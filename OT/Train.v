==> flow/design.v <==
module Train(
    clk,
    rst_n,
	in_valid,
	data,
    out_valid,
	result
);
input        clk;
input 	     in_valid;
input        rst_n;
input  [3:0] data;
output   reg out_valid;
output   reg result; 
reg [3:0] counter_11_dff, counter_11_comb;
reg [3:0] IN_num, IN_num_dff;
reg [3:0] cur_state, nxt_state;
reg [3:0] stack [0:9];
reg [3:0] stack_dff [0:9];
reg [3:0] format [0:9];
reg [3:0] format_dff [0:9];
reg [3:0] quene [0:9];
reg [3:0] quene_dff [0:9];
reg [3:0] cur_addr, cur_addr_dff;
reg [3:0] counter, counter_dff;
reg out_valid_comb, result_comb;
parameter   INPUT = 0;
parameter   PUSH = 1;
parameter   POP = 2;
parameter   OUT = 3;
integer  i;
always @(posedge clk or negedge rst_n) begin
    if(!rst_n)begin
        cur_state <= 0;
        cur_addr_dff <= 0;
        counter_11_dff <= 0;
        counter_dff <= 0;
        out_valid <= 0;
        result <= 0;
        IN_num_dff <= 0;
        for(i = 0; i < 10; i = i + 1)begin
            format_dff[i] <= 0;
            quene_dff[i] <= i + 1;
            stack_dff[i] <= 0;
        end 
    end
    else begin
        cur_state <= nxt_state;
        cur_addr_dff <= cur_addr;
        counter_11_dff <= counter_11_comb; 
        counter_dff <= counter;
        out_valid <= out_valid_comb;
        result <= result_comb;
        IN_num_dff <= IN_num;
        for(i = 0; i < 10; i = i + 1)begin
            format_dff[i] <= format[i];
            quene_dff[i] <= quene[i];
            stack_dff[i] <= stack[i];
        end
    end
end
always @(*) begin
    if(cur_state == INPUT)begin
        counter_11_comb = counter_11_dff;
        out_valid_comb = 0;
        result_comb = 0;
        if(in_valid)begin
            counter_11_comb = counter_11_dff + 1;
        end
        if(counter_11_dff == IN_num_dff && IN_num_dff != 0)begin
            nxt_state = PUSH;
        end 
        else begin
            nxt_state = INPUT;
        end
    end
    else if(cur_state == PUSH)begin
        out_valid_comb = 0;
        result_comb = 0;
        counter_11_comb = 0;
        if(stack_dff[0] == format_dff[cur_addr_dff])begin
            nxt_state = POP;
        end
        else begin
            if(counter_dff == IN_num + 1)begin
                nxt_state = OUT;
                out_valid_comb = 1;
                result_comb = 0;
            end
            else begin
                nxt_state = PUSH;
            end
        end
    end
    else if(cur_state == POP)begin
        out_valid_comb = 0;
        result_comb = 0;
        counter_11_comb = 0;
        if(stack_dff[0] == 0)begin
            nxt_state = OUT;
            out_valid_comb = 1;
            result_comb = 1;
        end
        else begin
            nxt_state = PUSH;
        end
    end
    else begin
        counter_11_comb = 0;
        out_valid_comb = 0;
        result_comb = 0;
        nxt_state = INPUT;
    end
end            
always @(*) begin
    if(cur_state == INPUT)begin
        cur_addr = 0;
        counter = 0;
        if(in_valid)begin
            IN_num = IN_num_dff;
            for(i = 0; i < 10; i = i + 1)begin
                quene[i] = i + 1;
                format[i] = format_dff[i];
                stack[i] = 0;
            end
            if(in_valid)begin
                case(counter_11_dff)
                    0:IN_num = data;
                    1:format[0] = data;
                    2:format[1] = data;
                    3:format[2] = data;
                    4:format[3] = data;
                    5:format[4] = data;
                    6:format[5] = data;
                    7:format[6] = data;
                    8:format[7] = data;
                    9:format[8] = data;
                    10:format[9] = data;
                endcase
            end
        end
        else begin
            IN_num = IN_num_dff;
            for(i = 0; i < 10; i = i + 1)begin
                quene[i] = i + 1;
                format[i] = format_dff[i];
                stack[i] = 0;
            end
        end
    end
    else if(cur_state == PUSH)begin
        IN_num = IN_num_dff;
        for(i = 0; i < 10; i = i + 1)begin
            format[i] = format_dff[i];
        end
        if(stack_dff[0] != format_dff[cur_addr_dff])begin
            stack[0] = quene_dff[0];
            counter = counter_dff + 1;
            for(i = 1; i < 10; i = i + 1)begin
                stack[i] = stack_dff[i - 1];
            end
            quene[9] = 0;
            for(i = 0; i < 9; i = i + 1)begin
                quene[i] = quene_dff[i + 1];
            end
            cur_addr = cur_addr_dff;
        end
        else begin
            cur_addr = cur_addr_dff ;
            counter = counter_dff;
            for(i = 0; i < 10; i = i + 1)begin
                stack[i] = stack_dff[i];
                quene[i] = quene_dff[i];
            end
        end
    end
    else if(cur_state == POP)begin
        IN_num = IN_num_dff;
        cur_addr = cur_addr_dff + 1;
        counter = counter_dff;
        for(i = 0; i < 10;i = i + 1)begin
            format[i] = format_dff[i];
            quene[i] = quene_dff[i];
        end
        stack[9] = 0;
        for(i = 0; i < 9; i = i + 1)begin
            stack[i] = stack_dff[i + 1];
        end
    end
    else begin
        IN_num = 0;
        cur_addr = 0;
        counter = 0;
        for(i = 0; i < 10; i = i + 1)begin
            format[i] = 0;
            quene[i] = i + 1;
            stack[i] = 0;
        end
    end
end
endmodule
Tool chain data of Train
What the tools print for Train, step after step.
Line numbers count from 1 in the design file above.
Operators carry their Yosys type and port widths (W data, S select, Z words).
{"block": "setup", "top": "Train", "clk_port": "clk", "cell_library": "sky130hd", "pvt_corner": "tt_025C_1v80"}

Word-level counts
Source: Yosys, flattened and elaborated. Widths are those after wreduce. Registers that Yosys merges into a memory's read port (data or address) are not register bits. Print and check cells do not count. Equal cells are merged and count once.
{"block": "bits", "out_inout_bits": 2, "inputBits": 7, "register_bits": 140, "elab_cells": 240}
{"block": "op_classes", "add_sub_neg": 4, "n_reduce_logical": 17, "n_eq": 40, "mux": 142}
{"block": "ops", "operator": "$mux W4", "n": 126}
{"block": "ops", "operator": "$reduce_and A4 Y1", "n": 10}
{"block": "ops", "operator": "$pmux W4 S10", "n": 1}
{"block": "ops", "operator": "$eq A4 B3 Y1 const B", "n": 8}
{"block": "ops", "operator": "$ne A2 B1 Y1 const B", "n": 10}
{"block": "ops", "operator": "$eq A4 B4 Y1 const B", "n": 5}
{"block": "ops", "operator": "$eq A4 B2 Y1 const B", "n": 4}
{"block": "ops", "operator": "$logic_not A4 Y1", "n": 4}
{"block": "ops", "operator": "$add A4 B1 Y4 const B", "n": 3}
{"block": "ops", "operator": "$mux W2", "n": 6}
{"block": "ops", "operator": "$mux W1", "n": 9}
{"block": "ops", "operator": "$eq A4 B1 Y1 const B", "n": 2}
{"block": "ops", "operator": "$eq A4 B4 Y1", "n": 2}
{"block": "ops", "operator": "$ne A2 B2 Y1 const B", "n": 3}
{"block": "ops", "operator": "$add A4 B1 Y5 const B", "n": 1}
{"block": "ops", "operator": "$eq A4 B5 Y1", "n": 1}
{"block": "ops", "operator": "$ne A4 B4 Y1", "n": 1}
{"block": "ops", "operator": "$reduce_bool A4 Y1", "n": 1}
{"block": "ops", "operator": "$ne A3 B2 Y1 const B", "n": 1}
{"block": "ops", "operator": "$ne A3 B3 Y1 const B", "n": 1}
{"block": "ops", "operator": "$eq A2 B1 Y1 const B", "n": 1}
{"block": "ops", "operator": "$eq A2 B2 Y1 const B", "n": 1}
{"block": "ops", "operator": "$reduce_and A2 Y1", "n": 1}
{"block": "ops", "operator": "$logic_and A1 B1 Y1", "n": 1}

Longest topological paths
Depth = most cells in a row (Yosys ltp): at word level without a register or memory, in the mapped netlist without a sequential cell, where the memories' decode and read muxes count.
{"block": "depth", "word_depth": 10, "ABC_AREA": 0, "mapped_depth": 12, "depth_no_buf": 10}

Synthesis result
The flow's flattened synthesis, as Yosys stat reports it; memories are mapped. The netlist is that of the ABC_AREA named above (0 if unset); the other value can give another one.
{"block": "types", "type": "sky130_fd_sc_hd__dfrtp_1", "n": 119, "type_area_um2": 2.98E+03}
{"block": "types", "type": "sky130_fd_sc_hd__mux2_2", "n": 41, "type_area_um2": 461.693}
{"block": "types", "type": "sky130_fd_sc_hd__dfstp_2", "n": 13, "type_area_um2": 341.578}
{"block": "types", "type": "sky130_fd_sc_hd__a22oi_1", "n": 43, "type_area_um2": 322.81}
{"block": "types", "type": "sky130_fd_sc_hd__a21oi_1", "n": 61, "type_area_um2": 305.293}
{"block": "types", "type": "sky130_fd_sc_hd__nor3_1", "n": 41, "type_area_um2": 205.197}
{"block": "types", "type": "sky130_fd_sc_hd__a22o_1", "n": 23, "type_area_um2": 201.443}
{"block": "types", "type": "sky130_fd_sc_hd__ha_1", "n": 10, "type_area_um2": 125.12}
{"block": "types", "type": "sky130_fd_sc_hd__o32a_1", "n": 11, "type_area_um2": 110.106}
{"block": "types", "type": "sky130_fd_sc_hd__nand2_1", "n": 27, "type_area_um2": 101.347}
{"block": "types", "type": "sky130_fd_sc_hd__clkbuf_1", "n": 23, "type_area_um2": 86.333}
{"block": "types", "type": "sky130_fd_sc_hd__nor2_1", "n": 22, "type_area_um2": 82.579}
{"block": "types", "type": "sky130_fd_sc_hd__o21ai_0", "n": 16, "type_area_um2": 80.077}
{"block": "types", "type": "sky130_fd_sc_hd__mux2i_1", "n": 7, "type_area_um2": 70.067}
{"block": "types", "type": "sky130_fd_sc_hd__xor2_1", "n": 7, "type_area_um2": 61.309}
{"block": "types", "type": "sky130_fd_sc_hd__buf_2", "n": 12, "type_area_um2": 60.058}
{"block": "types", "type": "sky130_fd_sc_hd__nor2b_1", "n": 9, "type_area_um2": 56.304}
{"block": "types", "type": "sky130_fd_sc_hd__nand3_1", "n": 10, "type_area_um2": 50.048}
Other cell types: 42; their cells: 83.
{"block": "mapped", "yosys_area_mm2": 0.0063448, "cells": 578, "ff_cells": 132, "sequential_area_mm2": 0.0033194, "buf_cells": 44}

Path before layout
OpenSTA on the mapped netlist: ideal clock, no wires. The path of least setup slack (recovery checks aside). Input and output delay are each 20% of the period. Register names are those of the netlist, which keeps one name where synthesis merged equal registers.
{"block": "synth_timing", "path_type": "input -> register", "start": "input port in_valid", "end": "register cur_state", "t_first_pin_ps": 668, "path_buffers": 2, "setup_ps": 149, "t_required_ps": 3191, "period_ps": 3340, "t_arrival_ps": 2476, "delay_ps": 1957, "slack_ps": 714, "path_stages": 9, "input_delay_ps": 668, "period_less_setup_slack_ps": 2626}
"delay_ps" = arrival - input delay + setup time.
"path_stages": output pins that drive a net of the path, with the launching flip-flop's if there is one; two outputs of one cell count as two.
"period_less_setup_slack_ps" is the clock period less the worst setup slack; recovery checks do not enter. This is arithmetic on one report: input and output delays are still those of the set period (20% each).
An end named without its bit number is one bit of that signal or, where synthesis recoded a state register, one of its new flip-flops.
Between the ends stands the longest chain of elaborated cells between them, by number of cells; it is not shown to be the way that was timed. Of several equally long chains one is given.
A line is the first line of the expression or statement that the cell stems from. Yosys adds cells for indexed reads and writes and turns some case tables into memories.
{"block": "synth_between", "path_cell_list": "sky130_fd_sc_hd__clkbuf_1 -> sky130_fd_sc_hd__and4bb_1 -> sky130_fd_sc_hd__buf_4 -> sky130_fd_sc_hd__mux2i_1 -> sky130_fd_sc_hd__o21ai_0 -> sky130_fd_sc_hd__ha_1 -> sky130_fd_sc_hd__xnor2_1 -> sky130_fd_sc_hd__a2111oi_2 -> sky130_fd_sc_hd__o221ai_1", "elab_chain_len": 8, "cone_cells": 8, "lines_between": 6, "cone_classes": "1 x add/sub; 1 x eq/ne; 6 x mux"}
{"block": "synth_rtl", "item": "start: declaration", "line_no": 10, "rtl": "input in_valid;"}
{"block": "synth_rtl", "item": "$mux W4", "line_no": 119, "rtl": "if(in_valid)begin"}
{"block": "synth_rtl", "item": "$mux W4", "line_no": 116, "rtl": "if(cur_state == INPUT)begin"}
{"block": "synth_rtl", "item": "$add A4 B1 Y5", "line_no": 85, "rtl": "if(counter_dff == IN_num + 1)begin"}
{"block": "synth_rtl", "item": "$eq A4 B5 Y1", "line_no": 85}
{"block": "synth_rtl", "item": "$mux W2", "line_no": 85}
{"block": "synth_rtl", "item": "$mux W2", "line_no": 81, "rtl": "if(stack_dff[0] == format_dff[cur_addr_dff])begin"}
{"block": "synth_rtl", "item": "$mux W2", "line_no": 77, "rtl": "else if(cur_state == PUSH)begin"}
{"block": "synth_rtl", "item": "$mux W2", "line_no": 63, "rtl": "if(cur_state == INPUT)begin"}
{"block": "synth_rtl", "item": "end: assignment", "line_no": 34, "rtl": "cur_state <= 0;"}
{"block": "synth_rtl", "item": "end: assignment", "line_no": 48, "rtl": "cur_state <= nxt_state;"}

Path in the finished layout
From the final timing report of run 1: the path of least setup slack in the routed layout; clock arrival at registers is part of the times.
The report prints the path's times to 10 ps; the period is as set.
{"block": "layout_timing", "path_type": "register -> register", "start": "register cur_addr_dff[0]", "end": "register stack_dff[9][3]", "path_buffers": 4, "period_ps": 3140, "path_stages": 13, "slack_ps": 190, "t_required_ps": 3550, "t_first_pin_ps": 530, "setup_ps": 130, "t_arrival_ps": 3360}
Between the ends stands the longest chain of elaborated cells between them, by number of cells; it is not shown to be the way that was timed. Of several equally long chains one is given.
{"block": "layout_between", "path_cell_list": "sky130_fd_sc_hd__dfrtp_2 -> sky130_fd_sc_hd__buf_12 -> sky130_fd_sc_hd__ha_4 -> sky130_fd_sc_hd__o21ba_1 -> sky130_fd_sc_hd__o31ai_4 -> sky130_fd_sc_hd__a21oi_1 -> sky130_fd_sc_hd__mux2i_1 -> sky130_fd_sc_hd__buf_4 -> sky130_fd_sc_hd__o211ai_4 -> sky130_fd_sc_hd__buf_12 -> sky130_fd_sc_hd__buf_16 -> sky130_fd_sc_hd__o21ai_0 -> sky130_fd_sc_hd__a21oi_1", "elab_chain_len": 8, "cone_cells": 18, "cone_classes": "11 x eq/ne; 6 x mux; 1 x reduce/logical"}
{"block": "layout_rtl", "item": "start: declaration", "line_no": 24, "rtl": "reg [3:0] cur_addr, cur_addr_dff;"}
{"block": "layout_rtl", "item": "start: assignment", "line_no": 35, "rtl": "cur_addr_dff <= 0;"}
{"block": "layout_rtl", "item": "start: assignment", "line_no": 49, "rtl": "cur_addr_dff <= cur_addr;"}
{"block": "layout_rtl", "item": "$eq A4 B4 Y1", "line_no": 156, "rtl": "if(stack_dff[0] != format_dff[cur_addr_dff])begin"}
{"block": "layout_rtl", "item": "$pmux W4 S10", "line_no": 156}
{"block": "layout_rtl", "item": "$mux W4", "line_no": 151, "rtl": "else if(cur_state == PUSH)begin"}
{"block": "layout_rtl", "item": "$mux W4", "line_no": 116, "rtl": "if(cur_state == INPUT)begin"}
{"block": "layout_rtl", "item": "$ne A4 B4 Y1", "line_no": 156}
{"block": "layout_rtl", "item": "$mux W4", "line_no": 156}
{"block": "layout_rtl", "item": "$mux W4", "line_no": 151}
{"block": "layout_rtl", "item": "$mux W4", "line_no": 116}
{"block": "layout_rtl", "item": "end: assignment", "line_no": 44, "rtl": "stack_dff[i] <= 0;"}
{"block": "layout_rtl", "item": "end: assignment", "line_no": 58, "rtl": "stack_dff[i] <= stack[i];"}
{"block": "layout_rtl", "item": "end: declaration", "line_no": 19, "rtl": "reg [3:0] stack_dff [0:9];"}

Settings and measured results of 2 stored flow runs for module Train (sky130hd), not sorted in any way. The constraints put input and output delay at 20% of the set period each and load the outputs with 0.01 pF.
"achievedPeriod_ps" means the clock period less the worst setup slack. The figure is calculated, with input and output delays left at 20% of the set period.
"worst_path_ps": the worst setup path's part of the clock period (all of it between registers, 20% less for each end at a port) less its slack. A launch clock that arrives late makes it longer, a capture clock that arrives late makes it shorter.
"fin_power_mw": no workload was simulated; the value follows from the tool's default switching activity.
"worst_path_ps" is given in steps of 10 ps.

{"run": "run 1", "settings": { "period_ns": 3.14, "CORE_UTILIZATION": 70, "SETUP_SLACK_MARGIN": 0.77, "PLACE_DENSITY": 0.48, "TNS_END_PERCENT": 90, "ABC_AREA": 0, "GPL_TIMING_DRIVEN": 1, "CTS_CLUSTER_DIAMETER": 234, "CAP_MARGIN": 20, "CORE_MARGIN": 2, "SLEW_MARGIN": 20 }, "results": { "worst_path_ps": 2950, "worst_setup_path_type": "register -> register", "layout_utilization_pct": 93.6, "achievedPeriod_ps": 2951, "synth_area_mm2": 0.0063448, "timing.setup.tns_ps": 0, "ws_setup_ps": 189, "dieArea_mm2": 0.0098416, "fin_power_mw": 9.153 }}
{"run": "run 2", "settings": { "period_ns": 2.62, "CORE_UTILIZATION": 63, "CAP_MARGIN": 20, "CORE_MARGIN": 2, "SLEW_MARGIN": 20 }, "results": { "worst_path_ps": 2710, "worst_setup_path_type": "register -> register", "layout_utilization_pct": 84.2, "achievedPeriod_ps": 2707, "synth_area_mm2": 0.0063448, "timing.setup.tns_ps": -3053, "ws_setup_ps": -87, "dieArea_mm2": 0.01089, "fin_power_mw": 10.226 }}
